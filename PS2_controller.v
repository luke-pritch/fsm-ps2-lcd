==> flow/design.v <==
`timescale 1ns/100ps
`default_nettype none
module PS2_controller (
	input logic Clock_50,
	input logic Resetn,
	input logic PS2_clock,
	input logic PS2_data,
	output logic [7:0] PS2_code,
	output logic PS2_code_ready,
	output logic PS2_make_code		
);
enum logic [1:0] {
	S_PS2_IDLE,
	S_PS2_ASSEMBLE_CODE,
	S_PS2_PARITY,
	S_PS2_STOP
} PS2_state;
logic PS2_clock_sync, PS2_clock_buf;
logic [7:0] PS2_shift_reg;
logic [2:0] PS2_bit_count;
logic PS2_parity;
always_ff @ (posedge Clock_50 or negedge Resetn) begin
	if (Resetn == 1'b0) begin
		PS2_clock_buf <= 1'b0;		
		PS2_clock_sync <= 1'b0;		
		PS2_state <= S_PS2_IDLE;
		PS2_bit_count <= 3'd0;
		PS2_code_ready <= 1'b0;
		PS2_code <= 8'd0;
		PS2_parity <= 1'b0;
		PS2_make_code <= 1'b0;
		PS2_shift_reg <= 8'd0;		
	end else begin
		PS2_clock_sync <= PS2_clock;
		PS2_clock_buf <= PS2_clock_sync;
		if (PS2_clock_sync && ~PS2_clock_buf) begin	
			case (PS2_state)
			S_PS2_IDLE: begin
				if (PS2_data == 1'b0) begin
					PS2_state <= S_PS2_ASSEMBLE_CODE;
					PS2_shift_reg <= 8'd0;
					PS2_bit_count <= 3'd0;
					PS2_code_ready <= 1'b0;		
				end
			end
			S_PS2_ASSEMBLE_CODE: begin
				PS2_shift_reg <= {PS2_data, PS2_shift_reg[7:1]};		
				if (PS2_bit_count < 3'd7) begin
					PS2_bit_count <= PS2_bit_count + 3'd1;
				end else begin
					PS2_state <= S_PS2_PARITY;
				end
			end
			S_PS2_PARITY: begin
				PS2_parity <= PS2_data;
				PS2_state <= S_PS2_STOP;			
			end
			S_PS2_STOP: begin
				if (PS2_data == 1'b1) begin
					if (PS2_code == 8'hF0 || PS2_shift_reg == 8'hF0) 
						PS2_make_code <= 1'b0;
					else 
						PS2_make_code <= 1'b1;
					PS2_code <= PS2_shift_reg;
					PS2_code_ready <= 1'b1;
				end
				PS2_state <= S_PS2_IDLE;
			end
			default: PS2_state <= S_PS2_IDLE;
			endcase
		end
	end
end
endmodule
## Reports on PS2_controller

What the tools print for PS2_controller, step after step.
Line numbers count from 1 in the design file above.
Operators: Yosys type, input widths -> output width; for muxes data width and select width s.
Cell names lack the library's common part.
A cell with n/a has no value.

| inputs | value |
|---|---|
| design top | PS2_controller |
| clock port | Clock_50 |
| standard-cell library | sky130hd |
| corner | tt_025C_1v80 |

## Elaborated design

Counts by Yosys on the flattened word-level netlist (proc, flatten, opt, wreduce; memories kept). Register bits leave out memories and registers merged into their read ports (data or address). Print and check cells are left out. Cells with the same type and inputs are merged into one.

| operators by class | value |
|---|---|
| $add $sub $neg | 1 |
| multiply operators | 0 |
| divide/modulo/power cells | 0 |
| order comparisons | 1 |
| equality and inequality tests | 9 |
| shifts and indexed selects | 0 |
| multiplexer cells | 12 |
| bitwise operators | 1 |
| reductions and logical operators | 11 |

Operator list:

| cell | count |
|---|---|
| $eq 8x8->1 const B | 2 |
| $pmux 8 s2 | 1 |
| $reduce_and 4->1 | 3 |
| $ne 2x2->1 const B | 4 |
| $pmux 2 s4 | 1 |
| $mux 8 | 1 |
| $reduce_and 3->1 | 2 |
| $pmux 3 s2 | 1 |
| $mux 3 | 2 |
| $eq 2x2->1 const B | 2 |
| $reduce_bool 2->1 | 2 |
| $reduce_bool 4->1 | 1 |
| $mux 2 | 2 |
| $add 3x1->3 const B | 1 |
| $lt 3x3->1 const B | 1 |
| $mux 1 | 3 |
| $eq 2x1->1 const B | 1 |
| $logic_not 2->1 | 1 |
| $pmux 1 s2 | 1 |
| $logic_and 1x1->1 | 1 |
| $logic_or 1x1->1 | 1 |
| $not 1->1 | 1 |

| bit counts | value |
|---|---|
| flip-flop bits (word level) | 25 |
| latch bits | 0 |
| memory bits (writable) | 0 |
| ROM bits | 0 |
| clocked read ports x word width | 0 |
| memory cells | 0 |
| input bits | 4 |

## Depth

Yosys ltp: most cells in a row. Word level: on the elaborated netlist, between registers, memories and ports. Mapped: between sequential cells and ports; inverters and the memories' decode and read muxes count.

| logic depth | value |
|---|---|
| depth in word-level cells | 3 |
| ABC_AREA | 0 |
| depth in mapped cells | 4 |
| gate-level depth less buffers | 4 |

## Netlist

Source: synth_stat.txt of the flow (Yosys; design flattened, memories mapped). It holds for the ABC_AREA given above (unset counts as 0); a run with the other value may have another netlist.
The area totals of this step are shown rounded.

Cell types:

| cell | count | area in all (µm²) |
|---|---|---|
| dfrtp_1 | 26 | 650.624 |
| mux2_2 | 9 | 101.347 |
| a22o_2 | 8 | 80.077 |
| nand2_1 | 8 | 30.029 |
| dfstp_2 | 1 | 26.275 |
| nand4bb_1 | 2 | 22.522 |
| inv_1 | 5 | 18.768 |
| a21oi_1 | 3 | 15.014 |
| mux2_4 | 1 | 15.014 |
| nand4b_2 | 1 | 15.014 |
| o21ai_0 | 3 | 15.014 |
| a31oi_1 | 2 | 12.512 |
| ha_1 | 1 | 12.512 |
| o211ai_2 | 1 | 12.512 |
| buf_6 | 1 | 11.261 |
| and2b_4 | 1 | 10.01 |
| a2bb2oi_1 | 1 | 8.758 |
| o2111ai_1 | 1 | 8.758 |

Not listed: further types 10, cells in them 11.

| synthesis totals | value |
|---|---|
| cells in the netlist | 86 |
| synthesis area | 1100 µm² |
| sequential area | 680 µm² |
| flip-flop cells | 27 |

## Path before layout

Path of least setup slack by OpenSTA after synthesis, without wires, with an ideal clock, recovery checks aside; 20% of the period is set as input and as output delay. Where synthesis merged equal registers, the netlist keeps one of their names.

| timing post-synthesis | value |
|---|---|
| path type | reg2reg |
| start | reg PS2_state |
| end | reg PS2_shift_reg[0] |
| period | 2.34 ns |
| data arrival time | 1.180 ns |
| data required time | 2.219 ns |
| setup slack | 1.039 ns |
| delay of the path | 1.301 ns |
| driving pins on the path | 5 |
| synthesis period reached | 1.301 ns |

"delay of the path" is the arrival time less input delay plus setup time.
"driving pins on the path" counts driving pins, that of a launching flip-flop among them; a cell with two outputs on the path counts twice.
"synthesis period reached" is the clock period less the worst setup slack; recovery checks do not enter. This is arithmetic on one report: input and output delays are still those of the set period (20% each).
Where an end lacks its bit number, it is one bit of the signal, or one of the new flip-flops if synthesis recoded a state register.
At most two assigning lines are given for a register; there are more.

| between the ends, post-synthesis | value |
|---|---|
| cells stage by stage | dfstp_2 nand2_1 and3_2 buf_2 a22o_2 |

RTL lines, path post-synthesis:

| what | line | source |
|---|---|---|
| start: declaration | 17 | `} PS2_state;` |
| start: assignment | 26 | `PS2_state <= S_PS2_IDLE;` |
| start: assignment | 40 | `PS2_state <= S_PS2_ASSEMBLE_CODE;` |
| end: assignment | 32 | `PS2_shift_reg <= 8'd0;` |
| end: assignment | 47 | `PS2_shift_reg <= {PS2_data, PS2_shift_reg[7:1]};` |
| end: declaration | 19 | `logic [7:0] PS2_shift_reg;` |

Chain of elaborated cells between the ends: none given.

## Timing after layout

Path of least setup slack in the final report of job 2 (OpenROAD, finished layout, wires in). Where an end is a register, its clock arrival counts in the times.

| timing after layout | value |
|---|---|
| path type | reg2out |
| start | reg PS2_code[3] |
| end | out PS2_code[3] |
| period | 2.1 ns |
| external output delay | 0.42 ns |
| data arrival time | 1.20 ns |
| data required time | 1.68 ns |
| setup slack | 0.48 ns |
| driving pins on the path | 2 |

| between the ends, after layout | value |
|---|---|
| cells stage by stage | dfrtp_1 clkdlybuf4s50_1 |
| cells in the longest elaborated chain | 0 |
| elaborated cells on any way between the ends | 0 |
| source lines of those cells | 0 |

RTL lines, path after layout:

| what | line | source |
|---|---|---|
| start: declaration | 8 | `output logic [7:0] PS2_code,` |
| start: assignment | 29 | `PS2_code <= 8'd0;` |
| start: assignment | 64 | `PS2_code <= PS2_shift_reg;` |
| end: declaration | 8 |  |

--- measured runs ---
Settings and measured results of 2 stored flow runs for module PS2_controller (sky130hd), not sorted in any way. The constraints put input and output delay at 20% of the set period each and load the outputs with 0.01 pF.
"allowed time less slack (worst setup path)" means the part of the period allowed to the worst setup path (the constraints hold back 20% at inputs and 20% at outputs) less its slack; where the path has registers, the arrival times of their clocks count too.
"total power after layout" rests on the timing tool's default activity at the inputs, not on a simulated workload.
The measured numbers are rounded.
Settings: . = not set for that run.
A result given as . is not shown for that run.

| run | period_ns | CORE_UTILIZATION | PLACE_DENSITY_LB_ADDON | CELL_PAD_IN_SITES_GLOBAL_PLACEMENT | CELL_PAD_IN_SITES_DETAIL_PLACEMENT | CTS_CLUSTER_DIAMETER | CAP_MARGIN | SLEW_MARGIN | MIN_ROUTING_LAYER | CORE_MARGIN | HOLD_SLACK_MARGIN | CORE_ASPECT_RATIO | TNS_END_PERCENT | GPL_ROUTABILITY_DRIVEN | CTS_CLUSTER_SIZE | total power after layout (mW) | post-route worst hold slack (ns) | allowed time less slack (worst setup path) (ns) | critical path type | utilization after routing (%) | full die area (µm²) | total negative slack on setup checks (ns) | worst setup slack after layout (ns) | standard-cell area after routing (µm²) | synthesized cell area (µm²) |
|---|---|---|---|---|---|---|---|---|---|---|---|---|---|---|---|---|---|---|---|---|---|---|---|---|---|
| job 1 | 1.09 | 56 | 0.18 | 2 | 1 | 125 | 40 | 5 | met2 | 2 | . | . | . | . | . | . | . | . | . | . | . | . | . | . | . |
| job 2 | 2.1 | 46 | 0.14 | . | . | 175 | 10 | 35 | met2 | 2 | 0.01 | 0.61 | 35 | 1 | 25 | 1.7 | 0.49 | 1.20 | reg2out | 60 | 2900 | 0.000 | 0.48 | 1300 | 1100 |

Job 1: no results, placement failed with FLW-0024
--- end ---
