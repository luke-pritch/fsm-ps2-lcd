==> flow/design.v <==
`timescale 1ns/100ps
`default_nettype none
module LCD_controller (
	input logic Clock_50,
	input logic Resetn,
	input logic LCD_start,
	input logic [8:0] LCD_instruction,
	output logic LCD_done,
	output logic LCD_power,
	output logic LCD_back_light,
	output logic LCD_read_write,
	output logic LCD_enable,
	output logic LCD_command_data_select,
	output [7:0] LCD_data_io
);
parameter	CLK_DIVIDE	=	16;
enum logic [2:0] {
	S_LCD_IDLE,
	S_LCD_START_DELAY,
	S_LCD_ENABLE,
	S_LCD_DELAY_ENABLE,
	S_LCD_NOT_ENABLE,
	S_LCD_DELAY,
	S_LCD_DONE
} LCD_state;
logic Start_buf;
logic [4:0] LCD_enable_delay;
logic [17:0] LCD_delay;
assign LCD_power               = 1'b1;
assign LCD_back_light          = 1'b1;
assign LCD_data_io             = LCD_instruction[7:0]; 
assign LCD_read_write          = 1'b0;
assign LCD_command_data_select = LCD_instruction[8];
always@(posedge Clock_50 or negedge Resetn)
begin
	if(!Resetn)	begin
		LCD_done <= 1'b0;
		LCD_enable <= 1'b0;
		Start_buf <= 1'b0;
		LCD_state <= S_LCD_IDLE;
		LCD_enable_delay <= 5'd0;
		LCD_delay <= 18'd0;
	end	else begin
		Start_buf <= LCD_start;
		case (LCD_state)
		S_LCD_IDLE: begin
			if(LCD_start && ~Start_buf) begin
				LCD_state <= S_LCD_START_DELAY;
				LCD_done <= 1'b0;
				LCD_enable_delay <= 5'd0;
			end
		end
		S_LCD_START_DELAY: begin
			LCD_state <= S_LCD_ENABLE;
		end
		S_LCD_ENABLE: begin
			LCD_enable <= 1'b1;
			LCD_state <= S_LCD_DELAY_ENABLE;
		end
		S_LCD_DELAY_ENABLE: begin
			if (LCD_enable_delay < CLK_DIVIDE) begin
				LCD_enable_delay <= LCD_enable_delay + 5'd1;
			end else begin
				LCD_state <= S_LCD_NOT_ENABLE;
			end
		end
		S_LCD_NOT_ENABLE: begin
			LCD_enable <= 1'b0;
			LCD_state <= S_LCD_DELAY;
		end
		S_LCD_DELAY: begin
			if (LCD_delay < 18'h3FFFE) begin
				LCD_delay <= LCD_delay + 18'd1;
			end else begin
				LCD_delay <= 18'd0;
				LCD_state <= S_LCD_DONE;
			end
		end
		S_LCD_DONE: begin
			LCD_done <= 1'b1;
			LCD_state <= S_LCD_IDLE;
		end
		default: LCD_state <= S_LCD_IDLE;
		endcase
	end
end
endmodule
## Step by step through the tools: LCD_controller

What the tools print for LCD_controller, step after step.
Lines are those of the file above, counted from 1.
Operators: Yosys type, input widths -> output width; for muxes data width and select width s.
Not given: n/a

- Design top: LCD_controller
- Clock port: Clock_50
- Library: sky130hd
- Corner: tt_025C_1v80

## Word level

Counts by Yosys on the flattened word-level netlist (proc, flatten, opt, wreduce; memories kept). Register bits leave out memories and registers merged into their read ports (data or address). Print and check cells are left out. Cells with the same type and inputs are merged into one.

- Equal/unequal tests: 10
- Bitwise gates (word level): 1
- $add $sub $neg: 2
- Reduce/logical cells: 8
- $lt $le $gt $ge: 2
- Mux-type cells: 11

Operator list:

| cell | count |
|---|---|
| $add 18x1->18 const B | 1 |
| $lt 18x18->1 const B | 1 |
| $pmux 3 s6 | 1 |
| $mux 18 | 1 |
| $pmux 5 s2 | 1 |
| $mux 5 | 2 |
| $eq 3x3->1 const B | 3 |
| $mux 3 | 3 |
| $ne 2x2->1 const B | 4 |
| $reduce_bool 2->1 | 3 |
| $eq 3x2->1 const B | 2 |
| $reduce_and 3->1 | 2 |
| $add 5x1->5 const B | 1 |
| $lt 5x5->1 const B | 1 |
| $pmux 1 s2 | 2 |
| $eq 3x1->1 const B | 1 |
| $logic_not 3->1 | 1 |
| $reduce_and 2->1 | 1 |
| $logic_and 1x1->1 | 1 |
| $not 1->1 | 1 |
| $mux 1 | 1 |

- Bits of input ports: 12
- Register bits after elaboration: 29
- Output and inout port bits: 14

## Depth

Depth = most cells in a row (Yosys ltp): at word level without a register or memory, in the mapped netlist without a sequential cell, where the memories' decode and read muxes count.

- Depth after elaboration: 4
- ABC_AREA: 0
- Mapped depth: 5
- Mapped depth without buffers: 5

## Netlist

Yosys stat after the flow's synthesis: flattened, memories mapped to cells. It holds for the ABC_AREA given above (unset counts as 0); a run with the other value may have another netlist.

Cells by type:

| type | count | total area (um^2) |
|---|---|---|
| sky130_fd_sc_hd__dfrtp_1 | 32 | 800.768 |
| sky130_fd_sc_hd__xnor2_1 | 11 | 96.342 |
| sky130_fd_sc_hd__buf_4 | 12 | 90.086 |
| sky130_fd_sc_hd__nor2_2 | 9 | 56.304 |
| sky130_fd_sc_hd__nor4_4 | 2 | 42.541 |
| sky130_fd_sc_hd__nor2_1 | 11 | 41.29 |
| sky130_fd_sc_hd__nand2_1 | 10 | 37.536 |
| sky130_fd_sc_hd__a21oi_1 | 7 | 35.034 |
| sky130_fd_sc_hd__nor3_1 | 7 | 35.034 |
| sky130_fd_sc_hd__o2bb2ai_1 | 4 | 35.034 |
| sky130_fd_sc_hd__nand3_1 | 6 | 30.029 |
| sky130_fd_sc_hd__and4_1 | 3 | 26.275 |
| sky130_fd_sc_hd__dfstp_2 | 1 | 26.275 |
| sky130_fd_sc_hd__inv_1 | 7 | 26.275 |
| sky130_fd_sc_hd__ha_1 | 2 | 25.024 |
| sky130_fd_sc_hd__nand4_1 | 4 | 25.024 |
| sky130_fd_sc_hd__nand4_2 | 2 | 25.024 |
| sky130_fd_sc_hd__mux2i_1 | 2 | 20.019 |

Not listed: further types 22, cells in them 29.

- Cells in the netlist: 161
- Buffers: 13
- Mapped flip-flops: 33
- Sequential part of the area: 0.000827 mm^2
- Chip area (Yosys): 0.0016916 mm^2

## Path before layout

OpenSTA on the mapped netlist: ideal clock, no wires. The path of least setup slack (recovery checks aside). Input and output delay are each 20% of the period. Register names are those of the netlist, which keeps one name where synthesis merged equal registers.

- Kind: flip-flop to flip-flop
- Start: reg LCD_delay[1]
- End: reg LCD_delay[14]
- Library setup time: 0.119 ns
- Driving pins on the path: 6
- Data arrival time: 1.330 ns
- Path buffers: 0
- Period: 1.95 ns
- Time at the first pin: 0.000 ns
- Slack: 0.501 ns
- Data required time: 1.831 ns
- Path delay: 1.449 ns
- Synthesis period reached: 1.449 ns

"path delay" is the arrival time less input delay plus setup time.
"driving pins on the path": output pins that drive a net of the path, with the launching flip-flop's if there is one; two outputs of one cell count as two.
"synthesis period reached" is the clock period less the worst setup slack; recovery checks do not enter. This is arithmetic on one report: input and output delays are still those of the set period (20% each).
Between the ends stands the longest chain of elaborated cells between them, by number of cells; it is not shown to be the way that was timed. Of several equally long chains one is given.
A line is the first line of the expression or statement that the cell stems from. Yosys adds cells for indexed reads and writes and turns some case tables into memories.
A register here has more assigning lines than the two given.

- Cells stage by stage: sky130_fd_sc_hd__dfrtp_1 sky130_fd_sc_hd__ha_1 sky130_fd_sc_hd__nand4_2 sky130_fd_sc_hd__nor4_1 sky130_fd_sc_hd__xnor2_1 sky130_fd_sc_hd__nor2_2
- Length of the longest elaborated chain: 2
- Elaborated cells on any way between the ends: 3
- RTL lines with such cells: 2

Ends and longest elaborated chain, after synthesis:

| what | RTL line | RTL |
|---|---|---|
| from (decl) | 28 | `logic [17:0] LCD_delay;` |
| from (assign) | 42 | `LCD_delay <= 18'd0;` |
| from (assign) | 73 | `LCD_delay <= LCD_delay + 18'd1;` |
| $add 18x1->18 | 73 |  |
| $mux 18 | 72 | `if (LCD_delay < 18'h3FFFE) begin` |
| to (assign) | 73 |  |
| to (assign) | 75 | `LCD_delay <= 18'd0;` |
| to (decl) | 28 |  |

## Worst path after layout

Path of least setup slack in the final report of entry A (OpenROAD, finished layout, wires in). Where an end is a register, its clock arrival counts in the times.

- Kind: flip-flop to flip-flop
- Start: reg LCD_delay[5]
- End: reg LCD_delay[17]
- Data arrival time: 1.62 ns
- Time at the first pin: 0.30 ns
- Data required time: 1.48 ns
- Slack: -0.14 ns
- Driving pins on the path: 5
- Path buffers: 0
- Period: 1.25 ns
- Library setup time: 0.06 ns

Between the ends stands the longest chain of elaborated cells between them, by number of cells; it is not shown to be the way that was timed. Of several equally long chains one is given.
A register here has more assigning lines than the two given.

- Cells stage by stage: sky130_fd_sc_hd__dfrtp_2 sky130_fd_sc_hd__and4_4 sky130_fd_sc_hd__nand4_1 sky130_fd_sc_hd__or3_4 sky130_fd_sc_hd__a21oi_2
- Length of the longest elaborated chain: 2
- Elaborated cells on any way between the ends: 3
- RTL lines with such cells: 2

Ends and longest elaborated chain, post-layout:

| what | RTL line | RTL |
|---|---|---|
| from (decl) | 28 | `logic [17:0] LCD_delay;` |
| from (assign) | 42 | `LCD_delay <= 18'd0;` |
| from (assign) | 73 | `LCD_delay <= LCD_delay + 18'd1;` |
| $add 18x1->18 | 73 |  |
| $mux 18 | 72 | `if (LCD_delay < 18'h3FFFE) begin` |
| to (assign) | 73 |  |
| to (assign) | 75 | `LCD_delay <= 18'd0;` |
| to (decl) | 28 |  |

## Implementation results

Below are 2 stored runs of the flow (Yosys, OpenROAD; platform sky130hd) on LCD_controller, each with its settings and what was measured, unordered. Constraints: input delay and output delay 20% of the set period each, output load 0.01 pF.
By "period reached" is meant the clock period of the run minus its worst setup slack. This is arithmetic on one report: input and output delays are still those of the set period (20% each).
"time on the worst setup path" = time allowed to the worst setup path (clock period - input delay - output delay, where it has them) - its slack; a late launch clock adds to it, a late capture clock takes from it.
"power consumption" is the tool's figure for a default switching activity; nothing was simulated.
Among the settings, -- means not set for that run.
A result given as -- is not shown for that run.

| name | entry A | entry B |
|---|---|---|
| period_ns | 1.25 | 2.35 |
| CORE_UTILIZATION | 28 | 54 |
| SETUP_SLACK_MARGIN | 0.23 | -- |
| PLACE_DENSITY_LB_ADDON | 0.29 | -- |
| CORE_ASPECT_RATIO | 0.55 | 0.92 |
| CORE_MARGIN | 8 | 8 |
| GPL_TIMING_DRIVEN | 1 | 0 |
| GPL_ROUTABILITY_DRIVEN | 1 | -- |
| CTS_CLUSTER_SIZE | 51 | -- |
| CTS_CLUSTER_DIAMETER | 172 | 208 |
| MIN_ROUTING_LAYER | met1 | met2 |
| CAP_MARGIN | 20 | 20 |
| SLEW_MARGIN | 20 | 20 |
| PLACE_DENSITY | -- | 0.92 |
| CELL_PAD_IN_SITES_GLOBAL_PLACEMENT | -- | 3 |
| TNS_END_PERCENT | -- | 75 |
| post-synthesis cell area (mm^2) | 0.0016916 | -- |
| overall die area (mm^2) | 0.0088967 | -- |
| standard-cell area after layout (mm^2) | 0.0024348 | -- |
| utilization in the final report (%) | 40.8 | -- |
| worst setup slack after layout (ns) | -0.142 | -- |
| summed negative setup slack (ns) | -1.764 | -- |
| worst hold slack (ns) | 0.268 | -- |
| power consumption (mW) | 3.073 | -- |
| period reached (ns) | 1.392 | -- |
| time on the worst setup path (ns) | 1.39 | -- |
| worst setup path kind | flip-flop to flip-flop | -- |

Entry B: did not finish, placement stopped with GPL-0301
